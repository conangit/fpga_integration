==> flow/design.v <==
`timescale 1ns / 1ps
module rx_control_module
(
    clk,
    rst_n,
    rx_en_sig,
    h2l_sig,
    bps_clk,
    rx_pin,
    rx_count_sig,
    rx_done,
    rx_data
);
    input clk;
    input rst_n;
    input rx_en_sig;
    input h2l_sig;
    input bps_clk;
    input rx_pin;
    output reg rx_count_sig;
    output reg rx_done;
    output reg [7:0]rx_data;
    reg [3:0]i;
    always @(posedge clk or negedge rst_n)
    begin
        if (!rst_n) begin
            i <= 4'd0;
            rx_count_sig <= 1'b0;
            rx_done <= 1'b0;
            rx_data <= 8'd0;
        end
        else if (rx_en_sig)
        begin
            case (i)
                4'd0:    
                if (h2l_sig)
                begin
                    i <= i + 1'b1;
                    rx_count_sig <= 1'b1;     
                end
                4'd1:    
                if (bps_clk) begin
                    i <= i + 1'b1;
                end
                4'd2, 4'd3, 4'd4, 4'd5, 4'd6, 4'd7, 4'd8, 4'd9:      
                if (bps_clk) begin
                    i <= i + 1'b1;
                    rx_data[i-2] <= rx_pin;  
                end
                4'd10:    
                if (bps_clk) begin
                    i <= i + 1'b1;
                end
                4'd11:    
                begin
                    i <= i + 1'b1;
                    rx_count_sig <= 1'b0;
                    rx_done <= 1'b1;
                end
                4'd12:    
                begin
                    i <= 1'b0;
                    rx_done <= 1'b0;
                end
            endcase
        end
    end
endmodule
======== Reports on rx_control_module ========
Tool output for the design above, in the order of the flow.
Lines are those of the file above, counted from 1.
Library cell names are shortened.
Not given: n/a
set-up
  top ..................................... rx_control_module
  clock port .............................. clk
  library ................................. sky130hd
  corner .................................. tt_025C_1v80

======== Word-level counts ========
Source: Yosys, flattened and elaborated, memories not mapped. Widths are those after wreduce. Registers that Yosys merges into a memory's read port (data or address) are not register bits. Print and check cells do not count. Equal cells are merged and count once.
storage and ports
  elaborated cells ........................ 42
  input bits .............................. 6
  flip-flop bits (word level) ............. 14
  output and inout port bits .............. 10
operators by class
  bitwise gates (word level) .............. 3
  eq/ne operators ......................... 14
  reduce/logical cells .................... 10
  add/sub/neg operators ................... 3
  mux-type cells .......................... 6
  shift-type cells ........................ 2
operators by type and width
  operator                                        count
  variable shift 1 x 33 -> 8 bit                  1
  variable shift 1 x 33 -> 8 bit with constant A  1
  negation 32 -> 33 bit                           1
  == test 4 bit with constant B                   5
  == test 4 x 3 -> 1 bit with constant B          4
  case mux 4 bit (select 4 bit)                   1
  OR reduction 10 bit                             1
  == test 4 x 2 -> 1 bit with constant B          2
  bitwise AND 8 bit                               1
  bitwise OR 8 bit                                1
  NOT 8 bit                                       1
  OR reduction 8 bit                              1
  2-to-1 mux 4 bit                                2
  AND reduction 3 bit                             2
  nonzero test 6 bit                              1
  subtractor 4 x 2 -> 5 bit with constant B       1
  nonzero test 2 bit                              2
  adder 4 x 1 -> 4 bit with constant B            1
  == test 4 x 1 -> 1 bit with constant B          1
  logical NOT 4 bit                               1
  AND reduction 4 bit                             1
  case mux 1 bit (select 2 bit)                   2
  inequality test 2 x 1 -> 1 bit with constant B  1
  inequality test 2 bit with constant B           1
  AND reduction 2 bit                             1
  2-to-1 mux 1 bit                                1

======== Depth ========
Longest topological path by Yosys (ltp), each cell counted once; first at word level (registers and memories cut), then after technology mapping (sequential cells cut; the memories' decode and read muxes count).
depth
  depth after elaboration ................. 6
  ABC_AREA ................................ 0
  depth in mapped cells ................... 13
  depth with buffers taken out ............ 12

======== Synthesis result ========
Yosys stat after the flow's synthesis: flattened, memories mapped to cells. It holds for the ABC_AREA given above (unset counts as 0); a run with the other value may have another netlist.
Totals and module areas in this step are rounded.
cell types
  type       count  total area (sq um)
  dfrtp_1    14     350.336
  ha_1       14     175.168
  mux2_1     7      78.826
  mux2_2     4      45.043
  nand3_1    8      40.038
  nand2_1    10     37.536
  nand4_1    4      25.024
  nand3b_1   3      22.522
  nor4_4     1      21.27
  inv_1      5      18.768
  nor2_1     5      18.768
  a41oi_1    2      17.517
  o2bb2ai_1  2      17.517
  xor2_1     2      17.517
  nand4bb_2  1      16.266
  xnor2_2    1      16.266
  clkbuf_1   4      15.014
  nor3b_1    2      15.014
Not listed: further types 25, cells in them 34.
mapped netlist
  cell area after synthesis ............... 1186 sq um
  cell count .............................. 123
  flip-flop cells ......................... 14
  area of sequential cells ................ 350.3 sq um
  buffer cells ............................ 7

======== Path before layout ========
Path of least setup slack by OpenSTA after synthesis, without wires, with an ideal clock, recovery checks aside; 20% of the period is set as input and as output delay. Where synthesis merged equal registers, the netlist keeps one of their names.
timing post-synthesis
  path kind ............................... flip-flop to flip-flop
  start ................................... reg i[2]
  end ..................................... reg rx_data[5]
  slack ................................... -0.128 ns
  delay of the path ....................... 3.438 ns
  stages .................................. 14
  clock period ............................ 3.31 ns
  data arrival time ....................... 3.310 ns
  library setup time ...................... 0.128 ns
  buffers on the path ..................... 1
  required time ........................... 3.182 ns
  time at the first pin ................... 0.000 ns
  period reached after synthesis .......... 3.438 ns
"delay of the path" is the arrival time less input delay plus setup time.
"stages": output pins that drive a net of the path, with the launching flip-flop's if there is one; two outputs of one cell count as two.
"period reached after synthesis" = period - worst setup slack (recovery checks aside). The figure is calculated, with input and output delays left at 20% of the set period.
The rows between start and end are the longest chain of elaborated cells between them; the timing report does not say that the signal goes this way. Where chains are equally long, one stands for them.
A line is the first line of the expression or statement that the cell stems from. Yosys adds cells for indexed reads and writes and turns some case tables into memories.
At most two assigning lines are given for a register; there are more.
Lines with a computed index may be missing from the assigning lines.
on the way, post-synthesis
  path through ............................ dfrtp_1 > clkbuf_1 > inv_1 > ha_1 > xnor2_2 > nand3_1 > inv_1 > nand2_1 > ha_1 > or4_4 > nor4_4 > nand3b_1 > nor4_1 > mux2_1
  cells in the longest elaborated chain ... 6
  elaborated cells on any way between the ends .. 17
  RTL lines with such cells ............... 2
  classes of those cells .................. 2 x add/sub; 8 x eq/ne; 2 x shift; 3 x logic; 2 x reduce/logical
RTL lines, path post-synthesis
  what                            line  source
  start, declared                 23    reg [3:0]i;
  start, assigned                 38    i <= i + 1'b1;
  start, assigned                 43    i <= i + 1'b1;
  subtractor 4 x 2 -> 5 bit       48    rx_data[i-2] <= rx_pin;
  negation 32 -> 33 bit           48
  variable shift 1 x 33 -> 8 bit  48
  NOT 8 bit                       48
  bitwise AND 8 bit               48
  bitwise OR 8 bit                48
  end, assigned                   30    rx_data <= 8'd0;
  end, declared                   22    output reg [7:0]rx_data;

======== Path in the finished layout ========
Path of least setup slack in the final report of run 1 (OpenROAD, finished layout, wires in). Where an end is a register, its clock arrival counts in the times.
timing after layout
  path kind ............................... flip-flop to flip-flop
  start ................................... reg i[2]
  end ..................................... reg rx_data[5]
  required time ........................... 6.65 ns
  library setup time ...................... 0.11 ns
  stages .................................. 14
  slack ................................... 2.51 ns
  buffers on the path ..................... 1
  clock period ............................ 6.47 ns
  time at the first pin ................... 0.29 ns
  data arrival time ....................... 4.14 ns
The rows between start and end are the longest chain of elaborated cells between them; the timing report does not say that the signal goes this way. Where chains are equally long, one stands for them.
At most two assigning lines are given for a register; there are more.
Lines with a computed index may be missing from the assigning lines.
on the way, after layout
  path through ............................ dfrtp_1 > clkbuf_1 > inv_1 > ha_1 > xnor2_2 > nand3_1 > inv_1 > nand2_1 > ha_1 > or4_4 > nor4_4 > nand3b_1 > nor4_1 > mux2_1
  cells in the longest elaborated chain ... 6
  elaborated cells on any way between the ends .. 17
  RTL lines with such cells ............... 2
  classes of those cells .................. 2 x add/sub; 8 x eq/ne; 2 x shift; 3 x logic; 2 x reduce/logical
RTL lines, path after layout
  what                            line  source
  start, declared                 23    reg [3:0]i;
  start, assigned                 38    i <= i + 1'b1;
  start, assigned                 43    i <= i + 1'b1;
  subtractor 4 x 2 -> 5 bit       48    rx_data[i-2] <= rx_pin;
  negation 32 -> 33 bit           48
  variable shift 1 x 33 -> 8 bit  48
  NOT 8 bit                       48
  bitwise AND 8 bit               48
  bitwise OR 8 bit                48
  end, assigned                   30    rx_data <= 8'd0;
  end, declared                   22    output reg [7:0]rx_data;

Record of 2 stored runs of the RTL-to-layout flow on rx_control_module, platform sky130hd. The runs are unordered. Constraints: input delay and output delay 20% of the set period each, output load 0.01 pF.
"period achieved": clock period set for the run, less the worst setup slack. It is reckoned from that one timing run; input and output delays stay at 20% of the period that was set.
"allowed time less slack (worst setup path)" = time allowed to the worst setup path (clock period - input delay - output delay, where it has them) - its slack; a late launch clock adds to it, a late capture clock takes from it.
"total design power": no workload was simulated; the value follows from the tool's default switching activity.
The results are shown rounded.

======== run 1 ========
==> flow/run.sh <==
#!/bin/bash
# the make line also repeats the synthesis and layout settings of config.mk as NAME=value (left out here)
make -C /OpenROAD-flow-scripts/flow DESIGN_CONFIG=/design/flow/config.mk WORK_HOME=/design/flow/orfs CLKGATE_MAP_FILE= finish
==> flow/config.mk <==
export PLATFORM = sky130hd
export DESIGN_NAME = rx_control_module
export DESIGN_NICKNAME = rx_control_module
export VERILOG_FILES = /design/flow/design.v
export SDC_FILE = /design/flow/constraint.sdc
export NUM_CORES = 4
export LEC_CHECK = 0
export CAP_MARGIN = 15
export CORE_MARGIN = 2
export CORE_UTILIZATION = 63
export GPL_ROUTABILITY_DRIVEN = 1
export GPL_TIMING_DRIVEN = 0
export MAX_ROUTING_LAYER = met4
export PLACE_DENSITY_LB_ADDON = 0.24
export SLEW_MARGIN = 0
==> flow/constraint.sdc <==
create_clock -name core_clock -period 6.47 [get_ports {clk}]
set_input_delay 1.2940 -clock core_clock [delete_from_list [all_inputs] [get_ports {clk}]]
set_output_delay 1.2940 -clock core_clock [all_outputs]
set_load 0.01 [all_outputs]

-------- measured, run 1 --------
  total design power ...................... 0.6724 mW
  period achieved ......................... 3.957 ns
  post-synthesis cell area ................ 1186 sq um
  final setup TNS ......................... 0.000 ns
  post-route utilization .................. 0.804
  die area ................................ 2246 sq um
  worst setup slack after layout .......... 2.513 ns
  allowed time less slack (worst setup path) .. 3.96 ns
  critical path kind ...................... flip-flop to flip-flop
  smallest hold slack ..................... 0.491 ns
  standard-cell area after layout ......... 1404 sq um

======== run 2 ========
==> flow/run.sh <==
#!/bin/bash
# the make line also repeats the synthesis and layout settings of config.mk as NAME=value (left out here)
make -C /OpenROAD-flow-scripts/flow DESIGN_CONFIG=/design/flow/config.mk WORK_HOME=/design/flow/orfs CLKGATE_MAP_FILE= finish
==> flow/config.mk <==
export PLATFORM = sky130hd
export DESIGN_NAME = rx_control_module
export DESIGN_NICKNAME = rx_control_module
export VERILOG_FILES = /design/flow/design.v
export SDC_FILE = /design/flow/constraint.sdc
export NUM_CORES = 4
export LEC_CHECK = 0
export CAP_MARGIN = 35
export CORE_MARGIN = 2
export CORE_UTILIZATION = 22
export CTS_CLUSTER_SIZE = 12
export GPL_TIMING_DRIVEN = 1
export MIN_ROUTING_LAYER = met1
export PLACE_DENSITY_LB_ADDON = 0.24
export SLEW_MARGIN = 20
export TNS_END_PERCENT = 25
==> flow/constraint.sdc <==
create_clock -name core_clock -period 4.41 [get_ports {clk}]
set_input_delay 0.8820 -clock core_clock [delete_from_list [all_inputs] [get_ports {clk}]]
set_output_delay 0.8820 -clock core_clock [all_outputs]
set_load 0.01 [all_outputs]

-------- measured, run 2 --------
  total design power ...................... 0.9684 mW
  period achieved ......................... 3.698 ns
  post-synthesis cell area ................ 1186 sq um
  final setup TNS ......................... 0.000 ns
  post-route utilization .................. 0.281
  die area ................................ 5995 sq um
  worst setup slack after layout .......... 0.712 ns
  allowed time less slack (worst setup path) .. 3.70 ns
  critical path kind ...................... flip-flop to flip-flop
  smallest hold slack ..................... 0.490 ns
  standard-cell area after layout ......... 1446 sq um
