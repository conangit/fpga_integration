==> flow/design.v <==
module vga_control_1
(
    input clk,
    input rst_n,
    input [10:0] c1,
    input [10:0] c2,
    output reg [2:0]rgb,
    output reg [10:0] rom_addr,
    input [7:0] rom_data
);
    parameter _X = 8'd128;
    parameter _Y = 8'd128;
    parameter _XOFF = 10'd0;
    parameter _YOFF = 10'd0;
    reg [6:0] x;
    reg [6:0] y;
    reg [2:0] index, index_del;
    reg data_valid, data_valid_del_1, data_valid_del_2;
    reg [2:0] i;
    always @(posedge clk or negedge rst_n)
    begin
        if(~rst_n)
        begin
            x <= 7'd0;
            y <= 7'd0;
            index <= 3'd0;
            index_del <= 3'd0;
            data_valid <= 1'b0;
            data_valid_del_1 <= 1'b0;
            data_valid_del_2 <= 1'b0;
            i <= 2'd0;
            rom_addr <= 11'd0;
            rgb <= 3'b000;
        end
        else
        begin
            case(i)
                0:  
                if((c1 > (128+88+_XOFF) && c1 <= (128+88+_XOFF+_X)) &&
                    (c2 > (4+23+_YOFF) && c2 <= (4+23+_YOFF+_Y)))  
                begin
                    x <= c1 - (128+88+_XOFF) - 1;     
                    y <= c2 - (4+23+_YOFF) - 1;       
                    data_valid <= 1'b1;
                    i <= i + 1'b1;
                end
                else
                begin  
                    x <= 7'd0;
                    y <= 7'd0;
                    data_valid <= 1'b0;
                    i <= i + 1'b1;
                end
                1:  
                begin
                    rom_addr <= ((y << 4) + (x >> 3));
                    index <= x & 3'b111;
                    data_valid_del_1 <= data_valid;
                    i <= i + 1'b1;
                end
                2:  
                begin
                    index_del <= index;
                    data_valid_del_2 <= data_valid_del_1;
                    i <= i + 1'b1;
                end
                3:
                begin
                    rgb <= data_valid_del_2 ? {rom_data[index_del], rom_data[index_del], rom_data[index_del]} : 3'b000;
                    i <= 2'd0;
                end
            endcase
        end
    end
endmodule
* Tool chain data of vga_control_1
Tool output for the design above, in the order of the flow.
Lines are those of the file above, counted from 1.
Cell names lack the library's common part.
The mark n/a stands for no value.
- Top module :: vga_control_1
- Clock input :: clk
- Library :: sky130hd
- Library corner :: tt_025C_1v80

* Elaborated design
Source: Yosys, flattened and elaborated, memories not mapped. Widths are those after wreduce. Registers that Yosys merges into a memory's read port (data or address) are not register bits. Print and check cells do not count. Equal cells are merged and count once.
- Add/subtract/negate cells :: 6
- Shift operators :: 1
- Muxes and demuxes :: 5
- Order comparisons :: 4
- Equal/unequal tests :: 3
- Reduce/logical cells :: 6
** Operator list (count)
- 7-bit by 2-bit subtractor with 7-bit output (second input constant) :: 2
- 7-bit 2-to-1 mux :: 2
- 11-bit by 4-bit adder with 11-bit output :: 1
- 11-bit by 5-bit greater-than comparator with 1-bit output (second input constant) :: 1
- 11-bit by 8-bit greater-than comparator with 1-bit output (second input constant) :: 1
- 11-bit by 8-bit less-or-equal comparator with 1-bit output (second input constant) :: 1
- 11-bit by 9-bit less-or-equal comparator with 1-bit output (second input constant) :: 1
- 8-bit by 3-bit variable part select with 1-bit output :: 1
- 7-bit by 5-bit subtractor with 7-bit output (second input constant) :: 1
- 7-bit subtractor (second input constant) :: 1
- 3-bit by 2-bit == test with 1-bit output (second input constant) :: 2
- 3-bit parallel mux with 2-bit select :: 1
- 1-bit logical AND :: 3
- 3-bit by 1-bit adder with 3-bit output (second input constant) :: 1
- 3-bit by 1-bit == test with 1-bit output (second input constant) :: 1
- 3-bit logical NOT :: 1
- 3-bit OR reduction :: 1
- 3-bit 2-to-1 mux :: 1
- 2-bit nonzero test :: 1
- 1-bit 2-to-1 mux :: 1
- Input port bits :: 32
- Word-level cells :: 35
- Output and inout bits :: 14
- Bits in registers :: 40

* Logic depth
Depth = most cells in a row (Yosys ltp): at word level without a register or memory, in the mapped netlist without a sequential cell, where the memories' decode and read muxes count.
- Depth after elaboration :: 4
- ABC_AREA :: 0
- Depth in mapped cells :: 8
- Mapped depth without buffers :: 7

* Netlist
The flow's flattened synthesis, as Yosys stat reports it; memories are mapped. The netlist is that of the ABC_AREA named above (0 if unset); the other value can give another one.
Totals and module areas in this step are rounded.
- Mapped area :: 1840 µm²
- Mapped cells :: 156
- Area of sequential cells :: 951 µm²
- Buffers :: 8
- Mapped flip-flops :: 38
** Cells by type
- dfrtp_1 :: count 38, total area 950.912 µm²
- mux2_2 :: count 19, total area 213.955 µm²
- ha_1 :: count 8, total area 100.096 µm²
- o21ai_2 :: count 9, total area 78.826 µm²
- nand2_1 :: count 20, total area 75.072 µm²
- mux4_2 :: count 2, total area 45.043 µm²
- o21ai_0 :: count 9, total area 45.043 µm²
- xor2_1 :: count 5, total area 43.792 µm²
- xnor2_1 :: count 4, total area 35.034 µm²
- inv_1 :: count 8, total area 30.029 µm²
- nand2b_1 :: count 4, total area 25.024 µm²
- a21oi_1 :: count 4, total area 20.019 µm²
- nor3_1 :: count 4, total area 20.019 µm²
- buf_4 :: count 2, total area 15.014 µm²
- clkbuf_1 :: count 4, total area 15.014 µm²
- o2111ai_2 :: count 1, total area 15.014 µm²
- nor2b_1 :: count 2, total area 12.512 µm²
- o31ai_2 :: count 1, total area 12.512 µm²
Not listed: further types 11, cells in them 12.

* Timing after synthesis
Path of least setup slack by OpenSTA after synthesis, without wires, with an ideal clock, recovery checks aside; 20% of the period is set as input and as output delay. Where synthesis merged equal registers, the netlist keeps one of their names.
- Path kind :: input to register
- Start :: input port c2[2]
- End :: register x[5]
- Data required time :: 2.556 ns
- Delay of the path :: 1.340 ns
- Driving pins on the path :: 8
- Launch time at the first pin :: 0.526 ns
- Arrival :: 1.792 ns
- Buffers on the path :: 1
- Path slack :: 0.764 ns
- Period :: 2.63 ns
- Synthesis period reached :: 1.866 ns
"delay of the path" = arrival - input delay + setup time.
"driving pins on the path" counts driving pins, that of a launching flip-flop among them; a cell with two outputs on the path counts twice.
"synthesis period reached" is the clock period less the worst setup slack; recovery checks do not enter. This is arithmetic on one report: input and output delays are still those of the set period (20% each).
The rows between start and end are the longest chain of elaborated cells between them; the timing report does not say that the signal goes this way. Where chains are equally long, one stands for them.
Each line given opens the expression or statement behind the cell; cells for indexed reads and writes are added by Yosys, which also makes memories of some case tables.
At most two assigning lines are given for a register; there are more.
- Path through :: inv_1 > ha_1 > and3_1 > o31ai_2 > xor2_1 > o2111ai_2 > buf_6 > o21ai_2
- Length of the longest elaborated chain :: 4
- Elaborated cells on any way between the ends :: 5
- Source lines of those cells :: 2
- Those cells by class :: compare (2); mux (1); reduce/logical (2)
** RTL lines, path post-synthesis
- start: declaration :: RTL line 6 : input [10:0] c2,
- 11-bit by 5-bit greater-than comparator with 1-bit output :: RTL line 40 : (c2 > (4+23+_YOFF) && c2 <= (4+23+_YOFF+_Y)))
- 1-bit logical AND :: RTL line 40
- 1-bit logical AND :: RTL line 39 : if((c1 > (128+88+_XOFF) && c1 <= (128+88+_XOFF+_X)) &&
- 7-bit 2-to-1 mux :: RTL line 39
- end: assignment :: RTL line 42 : x <= c1 - (128+88+_XOFF) - 1;
- end: assignment :: RTL line 49 : x <= 7'd0;
- end: declaration :: RTL line 15 : reg [6:0] x;

* Worst path after layout
Path of least setup slack in the final report of flow run A (OpenROAD, finished layout, wires in). Where an end is a register, its clock arrival counts in the times.
- Path kind :: input to register
- Start :: input port c2[2]
- End :: register x[4]
- Path slack :: 0.47 ns
- Driving pins on the path :: 9
- Buffers on the path :: 2
- Arrival :: 2.95 ns
- Period :: 3.21 ns
- Data required time :: 3.42 ns
- Launch time at the first pin :: 0.64 ns
The rows between start and end are the longest chain of elaborated cells between them; the timing report does not say that the signal goes this way. Where chains are equally long, one stands for them.
At most two assigning lines are given for a register; there are more.
- Path through :: clkdlybuf4s50_1 > inv_1 > ha_1 > and3_1 > o31ai_2 > xor2_1 > o2111ai_2 > buf_6 > o21ai_2
- Length of the longest elaborated chain :: 4
- Elaborated cells on any way between the ends :: 5
- Source lines of those cells :: 2
- Those cells by class :: compare (2); mux (1); reduce/logical (2)
** RTL lines, path after layout
- start: declaration :: RTL line 6 : input [10:0] c2,
- 11-bit by 5-bit greater-than comparator with 1-bit output :: RTL line 40 : (c2 > (4+23+_YOFF) && c2 <= (4+23+_YOFF+_Y)))
- 1-bit logical AND :: RTL line 40
- 1-bit logical AND :: RTL line 39 : if((c1 > (128+88+_XOFF) && c1 <= (128+88+_XOFF+_X)) &&
- 7-bit 2-to-1 mux :: RTL line 39
- end: assignment :: RTL line 42 : x <= c1 - (128+88+_XOFF) - 1;
- end: assignment :: RTL line 49 : x <= 7'd0;
- end: declaration :: RTL line 15 : reg [6:0] x;

# Flow runs of vga_control_1

Measured results for vga_control_1: 2 stored runs of the Yosys and OpenROAD flow on sky130hd. The settings differ; the order carries no meaning. The constraints put input and output delay at 20% of the set period each and load the outputs with 0.01 pF.
"period achieved" means the clock period less the worst setup slack. The figure is calculated, with input and output delays left at 20% of the set period.
"time of the worst setup path": the worst setup path's part of the clock period (all of it between registers, 20% less for each end at a port) less its slack. A launch clock that arrives late makes it longer, a capture clock that arrives late makes it shorter.
By "total power of the final layout" is meant OpenSTA's value without simulated activity: inputs other than the clock are taken to toggle once in ten clock periods, and the tool carries that through the logic.
The results are shown rounded.

** Flow run A
- Settings :: period_ns=3.21; CORE_UTILIZATION=17; PLACE_DENSITY=0.61; CORE_ASPECT_RATIO=0.51; CORE_MARGIN=5; CELL_PAD_IN_SITES_DETAIL_PLACEMENT=2; ABC_AREA=0; GPL_TIMING_DRIVEN=0; CTS_CLUSTER_DIAMETER=275; CAP_MARGIN=0; MIN_ROUTING_LAYER=met1; SLEW_MARGIN=20
- Mapped cell area after synthesis :: 1840 µm²
- Full die area :: 13100 µm²
- Standard-cell area after routing :: 2640 µm²
- Post-route utilization :: 0.247
- Setup slack of the worst path :: 0.470 ns
- Summed negative setup slack :: 0.000 ns
- Total power of the final layout :: 1070 µW
- Period achieved :: 2.740 ns
- Time of the worst setup path :: 2.10 ns
- Worst setup path type :: input to register

** Flow run B
- Settings :: period_ns=1.93; CORE_UTILIZATION=37; SETUP_SLACK_MARGIN=0.52; CORE_MARGIN=2; CELL_PAD_IN_SITES_GLOBAL_PLACEMENT=3; GPL_ROUTABILITY_DRIVEN=0; CAP_MARGIN=25; SLEW_MARGIN=20
- Mapped cell area after synthesis :: 1840 µm²
- Full die area :: 5540 µm²
- Standard-cell area after routing :: 2740 µm²
- Post-route utilization :: 0.576
- Setup slack of the worst path :: 0.488 ns
- Summed negative setup slack :: 0.000 ns
- Total power of the final layout :: 1470 µW
- Period achieved :: 1.442 ns
- Time of the worst setup path :: 1.44 ns
- Worst setup path type :: register to register
